==> flow/design.v <==
module distortion
#(
    parameter int WIDTH = 24
)
(
    input logic clk,
    input logic reset,
    input logic enable,
    input logic [WIDTH-1:0] in,
    input logic [WIDTH-1:0] gain,
    input logic [WIDTH-1:0] threshold,
    output logic [WIDTH-1:0] out
);
logic[WIDTH-1:0] data_register_out;
logic[WIDTH-1:0] gain_register_out;
logic[WIDTH-1:0] threshold_register_out; 
logic[2*WIDTH-1:0] data_register_out_fixed_point;
logic[2*WIDTH-1:0] gain_register_out_fixed_point;
logic[4*WIDTH-1:0] gained_signal;
logic[WIDTH-1:0] gained_signal_registered;
logic[WIDTH-1:0] comparator_in;
logic comparator_out;
logic[WIDTH-1:0] rectifier_out;
logic[WIDTH-1:0] gained_signal_delayed;
logic[WIDTH-1:0] clipped_signal;
register #(.WIDTH(WIDTH)) data_in (.in(in), .out(data_register_out), .clk(clk), .reset(reset), .enable(enable));
register #(.WIDTH(WIDTH)) gain_knob_in (.in(gain), .out(gain_register_out), .clk(clk), .reset(reset), .enable(enable));
register #(.WIDTH(WIDTH)) threshold_in (.in(threshold), .out(threshold_register_out), .clk(clk), .reset(reset), .enable(enable));
assign data_register_out_fixed_point = {data_register_out, '0};
assign gain_register_out_fixed_point = {20'b00000000000000000000, gain_register_out, 4'b0000};
multiplier #(.WIDTH(WIDTH*2)) gain_multiplier (.a(data_register_out_fixed_point), .b(gain_register_out_fixed_point), .product(gained_signal));
register #(.WIDTH(WIDTH)) multiplier_register (.in(gained_signal[3*WIDTH-1:2*WIDTH]), .out(gained_signal_registered), .clk(clk), .reset(reset), .enable(enable));
rectifier #(.WIDTH(WIDTH)) signal_rectifier (.in(gained_signal_registered), .out(rectifier_out));
register #(.WIDTH(WIDTH)) rectifier_register (.in(rectifier_out), .out(comparator_in), .clk(clk), .reset(reset), .enable(enable));
comparator #(.WIDTH(WIDTH)) threshold_comparator (.in0(comparator_in), .in1(threshold_register_out), .out(comparator_out));
register #(.WIDTH(WIDTH)) gained_signal_delay_register (.in(gained_signal_registered), .out(gained_signal_delayed), .clk(clk), .reset(reset), .enable(enable));
multiplexer #(.WIDTH(WIDTH)) threshold_mux (.in0(gained_signal_delayed), .in1(threshold_register_out), .sel(comparator_out), .out(clipped_signal));
register #(.WIDTH(WIDTH)) output_register (.in(clipped_signal), .out(out), .clk(clk), .reset(reset), .enable(enable));
endmodule
module register
#(
    parameter int WIDTH = 24
)
(
    input logic clk,
    input logic reset,
    input logic enable,
    input logic [WIDTH-1:0] in,
    output logic [WIDTH-1:0] out
);
always_ff @(posedge clk or posedge reset) begin
    if(reset)
        out <= '0;
    else if (enable)
        out <= in;
end
endmodule
module delay 
#(
    parameter int WIDTH = 24,
    parameter int CYCLES = 2
)
(
    input logic clk,
    input logic reset,
    input logic enable,
    input logic [WIDTH-1:0] in,
    output logic [WIDTH-1:0] out
);
logic [WIDTH-1:0] regs [CYCLES+1];
for(genvar i = 0; i < CYCLES; i++) begin : reg_array
    register #(.WIDTH(WIDTH))
    reg_array (
        .clk(clk),
        .reset(reset),
        .enable(enable),
        .in(regs[i]),
        .out(regs[i+1])
    );
end 
assign regs[0] = in;
assign out = regs[CYCLES];
endmodule
module multiplexer
#(
    parameter int WIDTH = 24
)
(
    input logic [WIDTH-1:0] in0,
    input logic [WIDTH-1:0] in1,
    input logic sel,
    output logic [WIDTH-1:0]out
);
assign out = sel == 1'b1 ? in1 : in0;
endmodule
module multiplier
#(
    parameter int WIDTH = 24
)
(
    input logic[WIDTH-1:0] a,
    input logic[WIDTH-1:0] b,
    output logic[2*WIDTH-1:0] product
);
assign product = signed'(a) * signed'(b); 
endmodule
module adder
#(
    parameter int WIDTH = 24
)
(
    input logic [WIDTH-1:0] in0, in1,
    input logic carry_in,
    output logic [WIDTH-1:0] sum,
    output logic carry_out
);
assign {carry_out, sum} = in0 + in1 + carry_in;
endmodule
module comparator
#(
    parameter int WIDTH = 24
)
(
    input logic [WIDTH-1:0] in0, in1,
    output logic out
);
    assign out = (in0 >= in1);
endmodule
module rectifier
#(
    parameter int WIDTH = 24
)
(
    input logic [WIDTH-1:0] in,
    output logic [WIDTH-1:0] out
);
    assign out = in[WIDTH-1] ? ~in + 1 : in;
endmodule
# From RTL to reports: distortion
# What the tools print for distortion, step after step.
# Line numbers count from 1 in the design file above.
# Cell names lack the library's common part.
# The mark -- stands for no value.
dict set report inputs {
  design {distortion}
  clk_port {clk}
  lib {sky130hd}
  lib_corner {tt_025C_1v80}
}

# Elaborated design
# Counts by Yosys on the flattened word-level netlist (proc, flatten, opt, wreduce; memories kept). Register bits leave out memories and registers merged into their read ports (data or address); mux counts leave out enables and synchronous resets folded into registers. Print and check cells are left out. Cells with the same type and inputs are merged into one.
dict set report op_classes {
  logic 1
  compare 1
  mul 1
  add_sub_neg 1
  n_mux 2
}
# op count
set op_table {}
lappend op_table {{multiplier 24 x 24 -> 48 bit} 1}
lappend op_table {{two-way mux 24 bit} 2}
lappend op_table {{adder 24 x 1 -> 24 bit with constant B} 1}
lappend op_table {{>= comparator 24 bit} 1}
lappend op_table {{NOT 24 bit} 1}
dict set report bits {
  word_cells 13
  register_bits 168
}

# Logic depth
# Longest topological path by Yosys (ltp), each cell counted once; first at word level (registers and memories cut), then after technology mapping (sequential cells cut; the memories' decode and read muxes count).
dict set report logic_depth {
  word_depth 3
  ABC_AREA 0
  depth_mapped 24
}

# Netlist
# The flow's flattened synthesis, as Yosys stat reports it; memories are mapped. The netlist is that of the ABC_AREA named above (0 if unset); the other value can give another one.
# cell_type count area_total_um2
set types {}
lappend types {fa_1 481 9.63E+03}
lappend types {dfrtp_1 106 2.65E+03}
lappend types {ha_1 175 2189.6}
lappend types {inv_1 558 2.09E+03}
lappend types {and2_1 277 1.73E+03}
lappend types {nand2_1 324 1.22E+03}
lappend types {mux2_2 74 833.299}
lappend types {clkbuf_1 107 401.635}
lappend types {a21oi_1 34 170.163}
lappend types {o21ai_0 26 130.125}
lappend types {nor2b_1 20 125.12}
lappend types {nand4_1 14 87.584}
lappend types {nand3_1 17 85.082}
lappend types {nor2_1 20 75.072}
lappend types {mux2i_1 6 60.058}
lappend types {nor4_1 9 56.304}
lappend types {a211oi_1 7 52.55}
lappend types {o211ai_1 7 52.55}
# Other cell types: 29; their cells: 53.
dict set report mapped {
  area_mm2 0.0221062
  buf_cells 110
  sequential_area_mm2 0.0026525
  flip_flops 106
  stdcells 2315
}
# By module: a second synthesis without flattening, with its own total; a netlist apart from the flattened one above.
dict set report hier_totals {
  hier_cells 9196
  hier_area_mm2 0.0873688
}
# Rows give one instance, submodules left out.
# mod mod_seq_area_mm2 area_mm2 instances n_cells
set modules {}
lappend modules {{multiplier (WIDTH=48)} 0 0.0788857 1 8651}
lappend modules {{register (WIDTH=24)} 0.0006006 0.001001 7 52}
lappend modules {{comparator (WIDTH=24)} 0 0.0005931 1 83}
lappend modules {{rectifier (WIDTH=24)} 0 0.000483 1 70}
lappend modules {{multiplexer (WIDTH=24)} 0 0.0003966 1 27}
lappend modules {distortion 0 0.0000038 1 1}

# Timing after synthesis
# Source: OpenSTA report_checks on the synthesized netlist (no wires, ideal clock, input and output delay 20% of the period each), path of least setup slack; recovery checks are left aside. Register names are those of the netlist, which keeps one name where synthesis merged equal registers.
dict set report synth_path {
  path_kind {register to register}
  start {reg data_in.out[19]}
  end {reg multiplier_register.out[3]}
  delay_ns 6.208
  path_slack_ns 1.163
  period_ns 7.37
  path_stages 23
  required_ns 7.245
  setup_ns 0.125
  n_path_buf 1
  t_first_pin_ns 0.000
  arrival_time_ns 6.083
  period_less_setup_slack_ns 6.207
}
# "delay_ns" is the arrival time less input delay plus setup time.
# "path_stages": output pins that drive a net of the path, with the launching flip-flop's if there is one; two outputs of one cell count as two.
# "period_less_setup_slack_ns" is the clock period less the worst setup slack; recovery checks do not enter. This is arithmetic on one report: input and output delays are still those of the set period (20% each).
# The rows between start and end are the longest chain of elaborated cells between them; the timing report does not say that the signal goes this way. Where chains are equally long, one stands for them.
# A line is the first line of the expression or statement that the cell stems from. Yosys adds cells for indexed reads and writes and turns some case tables into memories.
dict set report synth_via {
  cell_sequence {dfrtp_1 > clkbuf_1 > nand2_1 > fa_1 > inv_1 > fa_1 > inv_1 > fa_1 > inv_1 > fa_1 > fa_1 > fa_1 > inv_1 > fa_1 > inv_1 > ha_1 > nand4_1 > nor4_4 > nand4_1 > a311oi_1 > a211oi_1 > xnor2_1 > mux2_2}
  elab_chain_cells 1
}
# element line
set synth_rtl {}
lappend synth_rtl {{start, declared} 49} ;# output logic [WIDTH-1:0] out
lappend synth_rtl {{start, assigned} 53} ;# out <= '0;
lappend synth_rtl {{start, assigned} 55} ;# out <= in;
lappend synth_rtl {{multiplier 24 x 24 -> 48 bit} 105}
lappend synth_rtl {{end, assigned} 53}
lappend synth_rtl {{end, assigned} 55}
lappend synth_rtl {{end, declared} 49}

# Path in the finished layout
# From the final timing report of entry A: the path of least setup slack in the routed layout; clock arrival at registers is part of the times.
dict set report layout_path {
  path_kind {register to register}
  start {reg data_in.out[13]}
  end {reg multiplier_register.out[0]}
  n_path_buf 1
  setup_ns 0.11
  arrival_time_ns 8.18
  required_ns 12.79
  path_slack_ns 4.61
  t_first_pin_ns 0.39
  path_stages 25
  period_ns 12.5
}
# The rows between start and end are the longest chain of elaborated cells between them; the timing report does not say that the signal goes this way. Where chains are equally long, one stands for them.
dict set report layout_via {
  cell_sequence {dfrtp_1 > clkbuf_1 > nand2_1 > fa_1 > inv_1 > fa_1 > inv_1 > fa_1 > inv_1 > fa_1 > inv_1 > fa_1 > inv_1 > fa_1 > inv_1 > fa_1 > inv_1 > ha_1 > a211oi_1 > o21ai_0 > o21ai_0 > o2111ai_1 > a21oi_2 > xnor2_1 > mux2_2}
  elab_chain_cells 1
}
# element line
set layout_rtl {}
lappend layout_rtl {{start, declared} 49} ;# output logic [WIDTH-1:0] out
lappend layout_rtl {{start, assigned} 53} ;# out <= '0;
lappend layout_rtl {{start, assigned} 55} ;# out <= in;
lappend layout_rtl {{multiplier 24 x 24 -> 48 bit} 105}
lappend layout_rtl {{end, assigned} 53}
lappend layout_rtl {{end, assigned} 55}
lappend layout_rtl {{end, declared} 49}

# Flow runs of distortion

Settings and measured results of 2 stored flow runs for module distortion (sky130hd), not sorted in any way. The constraints put input and output delay at 20% of the set period each and load the outputs with 0.01 pF.
"worst_path_allowed_less_slack_ns" = time allowed to the worst setup path (clock period - input delay - output delay, where it has them) - its slack; a late launch clock adds to it, a late capture clock takes from it.

[flow] entry A: files
==> flow/run.sh <==
#!/bin/bash
# the make line also repeats the synthesis and layout settings of config.mk as NAME=value (left out here)
make -C /OpenROAD-flow-scripts/flow DESIGN_CONFIG=/design/flow/config.mk WORK_HOME=/design/flow/orfs CLKGATE_MAP_FILE= finish
==> flow/config.mk <==
export PLATFORM = sky130hd
export DESIGN_NAME = distortion
export DESIGN_NICKNAME = distortion
export VERILOG_FILES = /design/flow/design.v
export SDC_FILE = /design/flow/constraint.sdc
export NUM_CORES = 4
export LEC_CHECK = 0
export CAP_MARGIN = 20
export CELL_PAD_IN_SITES_DETAIL_PLACEMENT = 1
export CORE_MARGIN = 2
export CORE_UTILIZATION = 39
export CTS_CLUSTER_DIAMETER = 362
export GPL_ROUTABILITY_DRIVEN = 0
export GPL_TIMING_DRIVEN = 0
export HOLD_SLACK_MARGIN = 0.1
export PLACE_DENSITY_LB_ADDON = 0.23
export SETUP_SLACK_MARGIN = 0.21
export SLEW_MARGIN = 20
==> flow/constraint.sdc <==
create_clock -name core_clock -period 12.5 [get_ports {clk}]
set_input_delay 2.5000 -clock core_clock [delete_from_list [all_inputs] [get_ports {clk}]]
set_output_delay 2.5000 -clock core_clock [all_outputs]
set_load 0.01 [all_outputs]

[flow] entry A: metrics
[metrics] yosys.chip_area_mm2 = 0.0221062
[metrics] cell_area_final_mm2 = 0.0243946
[metrics] die_footprint_mm2 = 0.0586027
[metrics] worst_path_allowed_less_slack_ns = 7.89
[metrics] timing.worst_path_kind = register to register
[metrics] setup_worst_slack_ns = 4.608

[flow] entry B: files
==> flow/run.sh <==
#!/bin/bash
# the make line also repeats the synthesis and layout settings of config.mk as NAME=value (left out here)
make -C /OpenROAD-flow-scripts/flow DESIGN_CONFIG=/design/flow/config.mk WORK_HOME=/design/flow/orfs CLKGATE_MAP_FILE= finish
==> flow/config.mk <==
export PLATFORM = sky130hd
export DESIGN_NAME = distortion
export DESIGN_NICKNAME = distortion
export VERILOG_FILES = /design/flow/design.v
export SDC_FILE = /design/flow/constraint.sdc
export NUM_CORES = 4
export LEC_CHECK = 0
export CAP_MARGIN = 20
export CELL_PAD_IN_SITES_GLOBAL_PLACEMENT = 3
export CORE_ASPECT_RATIO = 0.58
export CORE_MARGIN = 2
export CORE_UTILIZATION = 52
export MAX_ROUTING_LAYER = met5
export MIN_ROUTING_LAYER = met1
export PLACE_DENSITY_LB_ADDON = 0.22
export SETUP_SLACK_MARGIN = 1.6
export SLEW_MARGIN = 20
==> flow/constraint.sdc <==
create_clock -name core_clock -period 11.6 [get_ports {clk}]
set_input_delay 2.3200 -clock core_clock [delete_from_list [all_inputs] [get_ports {clk}]]
set_output_delay 2.3200 -clock core_clock [all_outputs]
set_load 0.01 [all_outputs]

[flow] entry B: not finished: placement ended with error FLW-0024
